==> flow/design.v <==
module bilinear_interpolate_2pixels(
    input               clk,
    output logic [7:0]  pixel_out,
    output logic        pixel_out_valid,
    input   [15:0]      pixel_in,
    input               pixel_in_valid,
    input   [1:0]       fraction
    );
    logic [1:0][7:0] pixel_in_i;
    assign pixel_in_i = pixel_in;
    logic [3:0][7:0] interpolated_pixel;
    assign interpolated_pixel[0] = pixel_in_i[0];
    assign interpolated_pixel[1] = pixel_in_i[0] - (pixel_in_i[0] >> 2) + (pixel_in_i[1] >> 2);
    assign interpolated_pixel[2] = (pixel_in_i[0] >> 1) + (pixel_in_i[1] >> 1);
    assign interpolated_pixel[3] = pixel_in_i[1] - (pixel_in_i[1] >> 2) + (pixel_in_i[0] >> 2);
    always @(posedge clk) begin
        pixel_out_valid <= pixel_in_valid;
        case(fraction)
            2'b00:
                pixel_out <= interpolated_pixel[0];
            2'b01:
                pixel_out <= interpolated_pixel[1];
            2'b10:
                pixel_out <= interpolated_pixel[2];
            2'b11:
                pixel_out <= interpolated_pixel[3];
        endcase
    end
endmodule
module bilinear_interpolate_module(
    input               clk,
    output logic [16:0] pixel_out,
    output logic        pixel_out_valid,
    output logic [15:0] pixel_out_2,
    output logic        pixel_out_valid_2,
    input   [64:0]      pixel_in,
    input               pixel_in_valid,
    input   [3:0]       fraction
    );
    assign pixel_out_2          = pixel_out[15:0];
    assign pixel_out_valid_2    = pixel_out_valid;
    logic [2:0][1:0][1:0][7:0]  pixel_in_i;
    logic [3:0][15:0]           pixel_in_i_partial;
    logic [2:0][1:0][7:0]       lr_interpolated_pixels;
    logic [2:0][1:0]            lr_interpolated_pixels_valid;
    logic [2:0][7:0]            pixel_out_i;
    logic [2:0]                 pixel_out_valid_i;
    assign pixel_in_i_partial = pixel_in[63:0];
    logic pixel_in_gray, pixel_in_gray_d1, pixel_out_gray;
    assign pixel_in_gray = pixel_in[64];
    logic [1:0] x_fraction_d1;
    always @(posedge clk) begin
        x_fraction_d1 <= fraction[1:0];
        pixel_in_gray_d1    <= pixel_in_gray;
        pixel_out_gray      <= pixel_in_gray_d1;
    end
    assign pixel_in_i[0][0][0] = {pixel_in_i_partial[0][4:0], 3'b100};
    assign pixel_in_i[1][0][0] = {pixel_in_i_partial[0][10:5], 2'b10};
    assign pixel_in_i[2][0][0] = {pixel_in_i_partial[0][15:11], 3'b100};
    assign pixel_in_i[0][0][1] = {pixel_in_i_partial[1][4:0], 3'b100};
    assign pixel_in_i[1][0][1] = {pixel_in_i_partial[1][10:5], 2'b10};
    assign pixel_in_i[2][0][1] = {pixel_in_i_partial[1][15:11], 3'b100};
    assign pixel_in_i[0][1][0] = {pixel_in_i_partial[2][4:0], 3'b100};
    assign pixel_in_i[1][1][0] = {pixel_in_i_partial[2][10:5], 2'b10};
    assign pixel_in_i[2][1][0] = {pixel_in_i_partial[2][15:11], 3'b100};
    assign pixel_in_i[0][1][1] = {pixel_in_i_partial[3][4:0], 3'b100};
    assign pixel_in_i[1][1][1] = {pixel_in_i_partial[3][10:5], 2'b10};
    assign pixel_in_i[2][1][1] = {pixel_in_i_partial[3][15:11], 3'b100};
    assign pixel_out = {pixel_out_gray, pixel_out_i[2][7:3], pixel_out_i[1][7:2], pixel_out_i[0][7:3]};  
    assign pixel_out_valid = |pixel_out_valid_i;
    genvar i;
    generate
        for (i = 0; i < 3; i++) begin : bwafw
            bilinear_interpolate_2pixels bpi2_left(
                .clk             (clk),
                .pixel_out       (lr_interpolated_pixels[i][0]),
                .pixel_out_valid (lr_interpolated_pixels_valid[i][0]),
                .pixel_in        ({pixel_in_i[i][1][0], pixel_in_i[i][0][0]}),
                .pixel_in_valid  (pixel_in_valid),
                .fraction        (fraction[3:2])
            );
            bilinear_interpolate_2pixels bpi2_right(
                .clk             (clk),
                .pixel_out       (lr_interpolated_pixels[i][1]),
                .pixel_out_valid (lr_interpolated_pixels_valid[i][1]),
                .pixel_in        ({pixel_in_i[i][1][1], pixel_in_i[i][0][1]}),
                .pixel_in_valid  (pixel_in_valid),
                .fraction        (fraction[3:2])
            );
            bilinear_interpolate_2pixels bpi2(
                .clk             (clk),
                .pixel_out       (pixel_out_i[i]),
                .pixel_out_valid (pixel_out_valid_i[i]),
                .pixel_in        (lr_interpolated_pixels[i]),
                .pixel_in_valid  (|lr_interpolated_pixels_valid),
                .fraction        (x_fraction_d1)
            );
        end
    endgenerate
endmodule
### Step by step through the tools: bilinear_interpolate_module

What the tools print for bilinear_interpolate_module, step after step.
Lines are those of the file above, counted from 1.
Cell names lack the library's common part.
A cell with - has no value.

| design | value |
|---|---|
| top | bilinear_interpolate_module |
| clock port | clk |
| library | sky130hd |
| corner | tt_025C_1v80 |

### After elaboration

Source: Yosys, flattened and elaborated, memories not mapped. Widths are those after wreduce; folded enables and synchronous resets count as part of the registers. Registers that Yosys merges into a memory's read port (data or address) are not register bits. Print and check cells do not count. Equal cells are merged and count once.

| bit counts | value |
|---|---|
| bits of input ports | 71 |
| word-level cells | 76 |
| register bits after elaboration | 78 |

| cells by class | value |
|---|---|
| mux-type cells | 9 |
| reductions and logical operators | 2 |
| add/sub/neg operators | 45 |
| equality and inequality tests | 6 |

Operators by type and width:

| kind | number |
|---|---|
| 8-bit parallel mux with 4-bit select | 9 |
| 8-bit by 6-bit adder with 8-bit output | 18 |
| 8-bit by 6-bit subtractor with 8-bit output | 18 |
| 7-bit by 7-bit adder with 8-bit output | 9 |
| 2-bit == test with constant B | 4 |
| 2-bit by 1-bit == test with 1-bit output with constant B | 2 |
| 2-bit logical NOT | 2 |

### Logic depth

Depth = most cells in a row (Yosys ltp): at word level without a register or memory, in the mapped netlist without a sequential cell, where the memories' decode and read muxes count.

| logic depth | value |
|---|---|
| depth in word-level cells | 3 |
| ABC_AREA | 0 |
| depth in mapped cells | 12 |

### Mapped cells and area

Source: synth_stat.txt of the flow (Yosys; design flattened, memories mapped). It holds for the ABC_AREA given above (unset counts as 0); a run with the other value may have another netlist.

| synthesis totals | value |
|---|---|
| cell count | 1,253 |
| flip-flops | 66 |
| cell area after synthesis | 11,173.2 µm² |
| buffers | 37 |
| area of sequential cells | 1,321.3 µm² |

Cell types:

| cell type | number |
|---|---|
| ha_1 | 211 |
| fa_1 | 88 |
| dfxtp_1 | 66 |
| inv_1 | 321 |
| xnor2_1 | 77 |
| mux4_2 | 27 |
| xor2_1 | 42 |
| a21oi_1 | 67 |
| o21bai_1 | 28 |
| a21o_1 | 27 |
| nor2_1 | 50 |
| mux2i_1 | 16 |
| o21ai_0 | 29 |
| buf_4 | 18 |
| nor2b_1 | 16 |
| nand2_1 | 23 |
| a211oi_1 | 9 |
| nor3_1 | 13 |

Other cell types: 40; their cells: 125.
By module: a second synthesis without flattening, with its own total; a netlist apart from the flattened one above.

| unflattened totals | value |
|---|---|
| cell total of the unflattened synthesis | 1,774 |
| area total of the unflattened synthesis | 15,433.6 µm² |

Rows give one instance, submodules left out.

By module:

| module | cells | times used | seq. area (µm²) | area (µm²) |
|---|---|---|---|---|
| bilinear_interpolate_2pixels | 194 | 9 | 180.2 | 1,687.9 |
| bilinear_interpolate_module | 28 | 1 | 80.1 | 242.7 |

### Timing after synthesis

Source: OpenSTA report_checks on the synthesized netlist (no wires, ideal clock, input and output delay 20% of the period each), path of least setup slack; recovery checks are left aside. Register names are those of the netlist, which keeps one name where synthesis merged equal registers.

| timing after synthesis | value |
|---|---|
| kind | input -> register |
| start | input pixel_in[17] |
| end | register bwafw[0].bpi2_right.pixel_out[7] |
| arrival time | 2,710 ps |
| clock period | 3,240 ps |
| delay of the path | 2,193 ps |
| time at the first pin | 648 ps |
| driving pins on the path | 10 |
| path buffers | 0 |
| data required time | 3,109 ps |
| library setup time | 131 ps |
| path slack | 399 ps |
| synthesis period reached | 2,841 ps |

"delay of the path" = arrival - input delay + setup time.
"driving pins on the path" counts driving pins, that of a launching flip-flop among them; a cell with two outputs on the path counts twice.
"synthesis period reached" is the clock period less the worst setup slack; recovery checks do not enter. This is arithmetic on one report: input and output delays are still those of the set period (20% each).
The rows between start and end are the longest chain of elaborated cells between them; the timing report does not say that the signal goes this way. Where chains are equally long, one stands for them.
A line is the first line of the expression or statement that the cell stems from. Yosys adds cells for indexed reads and writes and turns some case tables into memories.
At most two assigning lines are given for a register; there are more.

| between the ends, after synthesis | value |
|---|---|
| cells stage by stage | inv_1 > fa_1 > inv_1 > ha_1 > and2_1 > a22o_1 > or4_1 > nand3_1 > xnor2_1 > o22ai_1 |
| cells in the longest elaborated chain | 3 |

Ends and longest elaborated chain, after synthesis:

| what | RTL line | text |
|---|---|---|
| start, declared | 36 | `input   [64:0]      pixel_in,` |
| 8-bit by 6-bit subtractor with 8-bit output | 13 | `assign interpolated_pixel[1] = pixel_in_i[0] - (pixel_in_i[0] >> 2) + (pixel_in_i[1] >> 2);` |
| 8-bit by 6-bit adder with 8-bit output | 13 |  |
| 8-bit parallel mux with 4-bit select | 18 | `case(fraction)` |
| end, assigned | 20 | `pixel_out <= interpolated_pixel[0];` |
| end, assigned | 22 | `pixel_out <= interpolated_pixel[1];` |
| end, declared | 3 | `output logic [7:0]  pixel_out,` |

### Worst path after layout

From the final timing report of run 1: the path of least setup slack in the routed layout; clock arrival at registers is part of the times.
The report prints the path's times to 10 ps; the period is as set.

| timing post-layout | value |
|---|---|
| kind | input -> register |
| start | input pixel_in[17] |
| end | register bwafw[0].bpi2_right.pixel_out[7] |
| clock period | 3,980 ps |
| path buffers | 1 |
| data required time | 4,180 ps |
| time at the first pin | 800 ps |
| library setup time | 150 ps |
| arrival time | 3,620 ps |
| driving pins on the path | 11 |
| path slack | 560 ps |

The rows between start and end are the longest chain of elaborated cells between them; the timing report does not say that the signal goes this way. Where chains are equally long, one stands for them.
At most two assigning lines are given for a register; there are more.

| between the ends, post-layout | value |
|---|---|
| cells stage by stage | clkdlybuf4s50_1 > inv_1 > fa_1 > inv_1 > ha_1 > and2_1 > a22o_1 > or4_1 > nand3_1 > xnor2_1 > o22ai_1 |
| cells in the longest elaborated chain | 3 |

Ends and longest elaborated chain, post-layout:

| what | RTL line | text |
|---|---|---|
| start, declared | 36 | `input   [64:0]      pixel_in,` |
| 8-bit by 6-bit subtractor with 8-bit output | 13 | `assign interpolated_pixel[1] = pixel_in_i[0] - (pixel_in_i[0] >> 2) + (pixel_in_i[1] >> 2);` |
| 8-bit by 6-bit adder with 8-bit output | 13 |  |
| 8-bit parallel mux with 4-bit select | 18 | `case(fraction)` |
| end, assigned | 20 | `pixel_out <= interpolated_pixel[0];` |
| end, assigned | 22 | `pixel_out <= interpolated_pixel[1];` |
| end, declared | 3 | `output logic [7:0]  pixel_out,` |

Subject: bilinear_interpolate_module on sky130hd, stored results

Hello all,

Design bilinear_interpolate_module on sky130hd. What follows are 2 stored runs of the flow, each under its own settings; their order means nothing. The constraints put input and output delay at 20% of the set period each and load the outputs with 0.01 pF.
"period achieved" = clock period - worst setup slack. The figure is calculated, with input and output delays left at 20% of the set period.
"worst path time" means the part of the period allowed to the worst setup path (the constraints hold back 20% at inputs and 20% at outputs) less its slack; where the path has registers, the arrival times of their clocks count too.
By "overall power" is meant OpenSTA's value without simulated activity: inputs other than the clock are taken to toggle once in ten clock periods, and the tool carries that through the logic.
"worst path time" is given in steps of 10 ps.
Settings: - = not set for that run.

| stored run | period_ns | CORE_UTILIZATION | PLACE_DENSITY_LB_ADDON | CORE_MARGIN | GPL_ROUTABILITY_DRIVEN | CTS_CLUSTER_DIAMETER | SLEW_MARGIN | MIN_ROUTING_LAYER | MAX_ROUTING_LAYER | CAP_MARGIN | setup slack of the worst path (ps) | overall power (µW) | full die area (µm²) | utilization after routing (%) | worst path time (ps) | type of the worst setup path | worst hold slack in the final report (ps) | period achieved (ps) | cell area after synthesis (µm²) | setup TNS (ps) |
|---|---|---|---|---|---|---|---|---|---|---|---|---|---|---|---|---|---|---|---|---|
| run 1 | 3.98 | 53 | 0.09 | 8 | 0 | 205 | 35 | met2 | met4 | 20 | 557 | 6,926 | 25,983.8 | 61.3 | 2,630 | input -> register | 325 | 3,423 | 11,173.2 | 0 |
| run 2 | 2.3 | 40 | - | 2 | - | - | 20 | - | - | 20 | -440 | 15,866 | 29,285.5 | 60.0 | 2,740 | register -> register | 326 | 2,740 | 11,173.2 | -3,502 |

Thanks
