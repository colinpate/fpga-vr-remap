==> flow/design.v <==
module rect_buffer_reader
    #(
    parameter buffer_w = 2048,
    parameter buffer_h = 32,
    parameter block_size = buffer_w * buffer_h,
    parameter buf_length = block_size / 4,
    parameter buf_len_log = $clog2(buf_length)
    )
    (
        input reset,
        input [32:0]                read_coord_in,
        input                       read_coord_valid,
        input        [63:0]         buf_data,
        output logic [59:0]         buf_address,
        input                       buf_read_clk,
        output logic [64:0]         pix_to_inter,
        output logic [3:0]          read_coord_frac_to_inter,
        output logic                pix_to_inter_valid
    );
    parameter row_shift         = $clog2(buffer_w / 2);
    parameter valid_row_bits    = $clog2(buffer_h);
    parameter frac_bits = 2;
    parameter pixel_in_width = 16;
    logic coords_in_gray, coords_in_gray_d1, coords_in_gray_d2, coords_in_gray_out;
    logic [1:0][15:0] read_coord_in_i;
    assign read_coord_in_i  = read_coord_in[31:0];
    assign coords_in_gray   = read_coord_in[32];
    logic read_coord_valid_d1;
    logic read_coord_valid_d2;
    logic buf_index_i;
    logic [3:0][14:0]                   buf_addr_i;
    logic [3:0][pixel_in_width - 1:0]   buf_data_i;
    logic [1:0][1:0][pixel_in_width - 1:0]   pix_to_inter_i;
    assign pix_to_inter[63:0]   = pix_to_inter_i;
    assign pix_to_inter[64]     = coords_in_gray_out;
    assign buf_data_i   = buf_data;
    assign buf_address  = buf_addr_i;
    parameter int_bits = 15 - frac_bits;
    logic read_addr_valid, read_data_valid;
    logic [1:0] coord_lsb_d1;
    logic [1:0] coord_lsb_d2;
    logic [1:0][frac_bits - 1:0]    read_coord_frac_d1;
    logic [1:0][frac_bits - 1:0]    read_coord_frac_d2;
    logic [1:0][frac_bits - 1:0]    read_coord_frac;
    logic [1:0][15 - frac_bits:0]   read_coord_integer;
    assign read_coord_frac[0]       = read_coord_in_i[0][frac_bits - 1:0];
    assign read_coord_frac[1]       = read_coord_in_i[1][frac_bits - 1:0];
    assign read_coord_integer[0]    = read_coord_in_i[0][15:frac_bits];
    assign read_coord_integer[1]    = read_coord_in_i[1][valid_row_bits + frac_bits - 1:frac_bits];
    logic [buf_len_log - 1:0] row_addr;
    logic [buf_len_log - 1:0] row_addr_odd;
    logic [buf_len_log - 1:0] col_addr;
    logic [buf_len_log - 1:0] col_addr_odd;
    assign row_addr         = read_coord_integer[1][int_bits:1] << row_shift;
    assign row_addr_odd     = (read_coord_integer[1][int_bits:1] + 1) << row_shift;
    assign col_addr         = read_coord_integer[0][int_bits:1];
    assign col_addr_odd     = col_addr + 1;
    logic [buf_len_log - 1:0] row_addr_reg;
    logic [buf_len_log - 1:0] row_addr_odd_reg;
    logic [buf_len_log - 1:0] col_addr_reg;
    logic [buf_len_log - 1:0] col_addr_odd_reg;
    always_comb begin
        buf_addr_i[0] = row_addr_reg + col_addr_reg;
        buf_addr_i[1] = row_addr_reg + col_addr_reg;
        buf_addr_i[2] = row_addr_reg + col_addr_reg;
        buf_addr_i[3] = row_addr_reg + col_addr_reg;
        case (coord_lsb_d1)  
            2'b01: begin  
                buf_addr_i[0] = row_addr_reg + col_addr_odd_reg;
                buf_addr_i[2] = row_addr_reg + col_addr_odd_reg;
            end
            2'b10: begin  
                buf_addr_i[0] = row_addr_odd_reg + col_addr_reg;
                buf_addr_i[1] = row_addr_odd_reg + col_addr_reg;
            end
            2'b11: begin  
                buf_addr_i[0] = row_addr_odd_reg + col_addr_odd_reg;
                buf_addr_i[1] = row_addr_odd_reg + col_addr_reg;
                buf_addr_i[2] = row_addr_reg + col_addr_odd_reg;
            end
        endcase
    end
    always @(posedge buf_read_clk) begin
        if (reset) begin
            pix_to_inter_valid  <= 0;
            read_data_valid     <= 0;
        end else begin
            read_addr_valid             <= read_coord_valid;
            coord_lsb_d1                <= {read_coord_integer[1][0], read_coord_integer[0][0]};
            read_coord_frac_d1          <= read_coord_frac;
            coords_in_gray_d1           <= coords_in_gray;
            row_addr_reg                <= row_addr;
            row_addr_odd_reg            <= row_addr_odd;
            col_addr_reg                <= col_addr;
            col_addr_odd_reg            <= col_addr_odd;
            read_data_valid             <= read_addr_valid;
            coord_lsb_d2                <= coord_lsb_d1;
            read_coord_frac_d2          <= read_coord_frac_d1;
            coords_in_gray_d2           <= coords_in_gray_d1;
            read_coord_frac_to_inter    <= read_coord_frac_d2;
            coords_in_gray_out          <= coords_in_gray_d2;
            pix_to_inter_valid          <= read_data_valid;
            case (coord_lsb_d2)
                2'b00: begin
                    pix_to_inter_i[0][0] <= buf_data_i[0];
                    pix_to_inter_i[0][1] <= buf_data_i[1];
                    pix_to_inter_i[1][0] <= buf_data_i[2];
                    pix_to_inter_i[1][1] <= buf_data_i[3];
                end
                2'b01: begin
                    pix_to_inter_i[0][0] <= buf_data_i[1];
                    pix_to_inter_i[0][1] <= buf_data_i[0];
                    pix_to_inter_i[1][0] <= buf_data_i[3];
                    pix_to_inter_i[1][1] <= buf_data_i[2];
                end
                2'b10: begin
                    pix_to_inter_i[0][0] <= buf_data_i[2];
                    pix_to_inter_i[0][1] <= buf_data_i[3];
                    pix_to_inter_i[1][0] <= buf_data_i[0];
                    pix_to_inter_i[1][1] <= buf_data_i[1];
                end
                2'b11: begin
                    pix_to_inter_i[0][0] <= buf_data_i[3];
                    pix_to_inter_i[0][1] <= buf_data_i[2];
                    pix_to_inter_i[1][0] <= buf_data_i[1];
                    pix_to_inter_i[1][1] <= buf_data_i[0];
                end
            endcase
        end
    end
endmodule
# Step by step through the tools: rect_buffer_reader
# The steps from the RTL of rect_buffer_reader to its reports follow in flow order.
# Line numbers count from 1 in the design file above.
# Operators: Yosys type, input widths -> output width; for muxes data width and select width s.
# Library cell names are shortened.
# Not given: n/a
[design] top="rect_buffer_reader" clock="buf_read_clk" cell_library="sky130hd" corner="tt_025C_1v80"

# Word level
# Yosys after proc, flatten, opt, wreduce and memory -nomap, before mapping. Memory bits, and registers merged into a memory's read port (data or address), are not among the register bits. Print and check cells are not counted. Equal cells are merged and count once.
[bits] out_inout_bits=130 in_bits=100 register_bits=121 elab_cells=41
[op_classes] reduce_logical=3 n_mux=7 addsub=6 n_eq=6
[ops] operator="$pmux 16 s4" count=4
[ops] operator="$pmux 15 s3" count=1
[ops] operator="$add 14x13->15" count=2
[ops] operator="$add 14x14->15" count=2
[ops] operator="$mux 15" count=2
[ops] operator="$add 13x1->14 const B" count=1
[ops] operator="$eq 2x2->1 const B" count=4
[ops] operator="$eq 2x1->1 const B" count=2
[ops] operator="$reduce_or 2->1" count=2
[ops] operator="$add 4x1->4 const B" count=1
[ops] operator="$logic_not 2->1" count=1

# Logic depth
# Depth = most cells in a row (Yosys ltp): at word level without a register or memory, in the mapped netlist without a sequential cell, where the memories' decode and read muxes count.
[logic_depth] depth_word=3 ABC_AREA=0 mapped_depth=7 ltp_nobuf=7

# Synthesis result
# Yosys stat after the flow's synthesis: flattened, memories mapped to cells. It holds for the ABC_AREA given above (unset counts as 0); a run with the other value may have another netlist.
[types] cell_type="edfxtp_1" count=119 type_area_um2=3.57E+03
[types] cell_type="mux4_2" count=65 type_area_um2=1.46E+03
[types] cell_type="mux2_2" count=26 type_area_um2=292.781
[types] cell_type="buf_4" count=28 type_area_um2=210.202
[types] cell_type="ha_1" count=16 type_area_um2=200.192
[types] cell_type="xnor2_1" count=17 type_area_um2=148.893
[types] cell_type="fa_1" count=4 type_area_um2=80.077
[types] cell_type="a21oi_1" count=11 type_area_um2=55.053
[types] cell_type="buf_2" count=11 type_area_um2=55.053
[types] cell_type="dfxtp_1" count=2 type_area_um2=40.038
[types] cell_type="nand3_1" count=8 type_area_um2=40.038
[types] cell_type="a21o_1" count=5 type_area_um2=37.536
[types] cell_type="inv_1" count=10 type_area_um2=37.536
[types] cell_type="xor2_1" count=4 type_area_um2=35.034
[types] cell_type="nand2_1" count=8 type_area_um2=30.029
[types] cell_type="nor2_1" count=7 type_area_um2=26.275
[types] cell_type="nor2b_1" count=4 type_area_um2=25.024
[types] cell_type="nor3_1" count=3 type_area_um2=15.014
# Not listed: further types 12, cells in them 15.
[synth_totals] synth_area_um2=6472.5 seq_area_um2=3613.5 stdcells=363 ff_cells=121 n_buf=40

# Timing after synthesis
# OpenSTA on the mapped netlist: ideal clock, no wires. The path of least setup slack (recovery checks aside). Input and output delay are each 20% of the period. Register names are those of the netlist, which keeps one name where synthesis merged equal registers.
[synth_timing] kind="input-to-reg" startpoint="in reset" endpoint="reg col_addr_odd_reg[0]" required_time_ns=3.658 launch_ns=0.826 arrival_ns=3.125 path_stages=1 path_delay_ns=2.771 setup_time_ns=0.472 path_slack_ns=0.534 input_delay_ns=0.826 path_buffers=0 period_ns=4.13 synth_period_reached_ns=3.596
# "path_delay_ns" = arrival - input delay + setup time.
# "path_stages" counts driving pins, that of a launching flip-flop among them; a cell with two outputs on the path counts twice.
# "synth_period_reached_ns" = period - worst setup slack (recovery checks aside). The figure is calculated, with input and output delays left at 20% of the set period.
[synth_via] cell_sequence="inv_1" elab_chain_len=0 cells_between=0 cone_lines=0
[synth_rtl] element="start, declared" line=10 text="input reset,"
[synth_rtl] element="end, assigned" line=95 text="col_addr_odd_reg            <= col_addr_odd;"
[synth_rtl] element="end, declared" line=61 text="logic [buf_len_log - 1:0] col_addr_odd_reg;"

# Worst path after layout
# From the final timing report of entry B: the path of least setup slack in the routed layout; clock arrival at registers is part of the times.
[layout_timing] kind="reg-to-output" startpoint="reg row_addr_reg[10]" endpoint="out buf_address[14]" required_time_ns=3.95 launch_ns=0.51 path_slack_ns=0.96 arrival_ns=3.00 period_ns=4.94 output_delay_ns=0.99 path_stages=8 path_buffers=1
# Between the ends stands the longest chain of elaborated cells between them, by number of cells; it is not shown to be the way that was timed. Of several equally long chains one is given.
# A line is the first line of the expression or statement that the cell stems from. Yosys adds cells for indexed reads and writes and turns some case tables into memories.
[layout_via] cell_sequence="edfxtp_1 > ha_1 > fa_1 > a21o_1 > a211oi_1 > o22ai_1 > a32o_1 > clkdlybuf4s50_1" elab_chain_len=2 cells_between=3 cone_classes="add/sub: 2; mux: 1"
[layout_rtl] element="start, declared" line=58 text="logic [buf_len_log - 1:0] row_addr_reg;"
[layout_rtl] element="start, assigned" line=92 text="row_addr_reg                <= row_addr;"
[layout_rtl] element="$add 14x13->15" line=63 text="buf_addr_i[0] = row_addr_reg + col_addr_reg;"
[layout_rtl] element="$pmux 15 s3" line=67 text="case (coord_lsb_d1)"
[layout_rtl] element="end, declared" line=14 text="output logic [59:0]         buf_address,"

Subject: rect_buffer_reader on sky130hd, stored results

Hello all,

Flow measurements of rect_buffer_reader on sky130hd: 2 stored runs with different settings, listed in no order. Input and output delays are each 20% of the period that was set; the output load is 0.01 pF.
By "achieved clock period" is meant the clock period of the run minus its worst setup slack. This is arithmetic on one report: input and output delays are still those of the set period (20% each).
"worst setup path time": the worst setup path's part of the clock period (all of it between registers, 20% less for each end at a port) less its slack. A launch clock that arrives late makes it longer, a capture clock that arrives late makes it shorter.
"power": no workload was simulated; the value follows from the tool's default switching activity.
[entry A] settings: period_ns=5.53, CORE_UTILIZATION=69, PLACE_DENSITY_LB_ADDON=0.19, CORE_ASPECT_RATIO=1.28, CELL_PAD_IN_SITES_DETAIL_PLACEMENT=2, ABC_AREA=1, GPL_TIMING_DRIVEN=0, GPL_ROUTABILITY_DRIVEN=0, CTS_CLUSTER_SIZE=13, CTS_CLUSTER_DIAMETER=321, SLEW_MARGIN=5, MAX_ROUTING_LAYER=met5, CAP_MARGIN=20, CORE_MARGIN=2
[entry A] result: did not finish, placement stopped with FLW-0024
[entry B] settings: period_ns=4.94, CORE_UTILIZATION=60, PLACE_DENSITY_LB_ADDON=0.18, CORE_ASPECT_RATIO=0.98, CTS_CLUSTER_SIZE=52, CTS_CLUSTER_DIAMETER=184, MIN_ROUTING_LAYER=met1, MAX_ROUTING_LAYER=met4, CAP_MARGIN=20, CORE_MARGIN=2, SLEW_MARGIN=20
[entry B] result: chip area after synthesis (Yosys) 6472.5 sq um, die area 11634.3 sq um, standard-cell area of the final layout 9263.9 sq um, utilization 88.2%, worst setup slack after layout 0.956 ns, total negative slack 0.000 ns, worst hold slack 0.417 ns, power 3.343 mW, achieved clock period 3.984 ns, worst setup path time 3.00 ns, worst setup path kind reg-to-output

Thanks
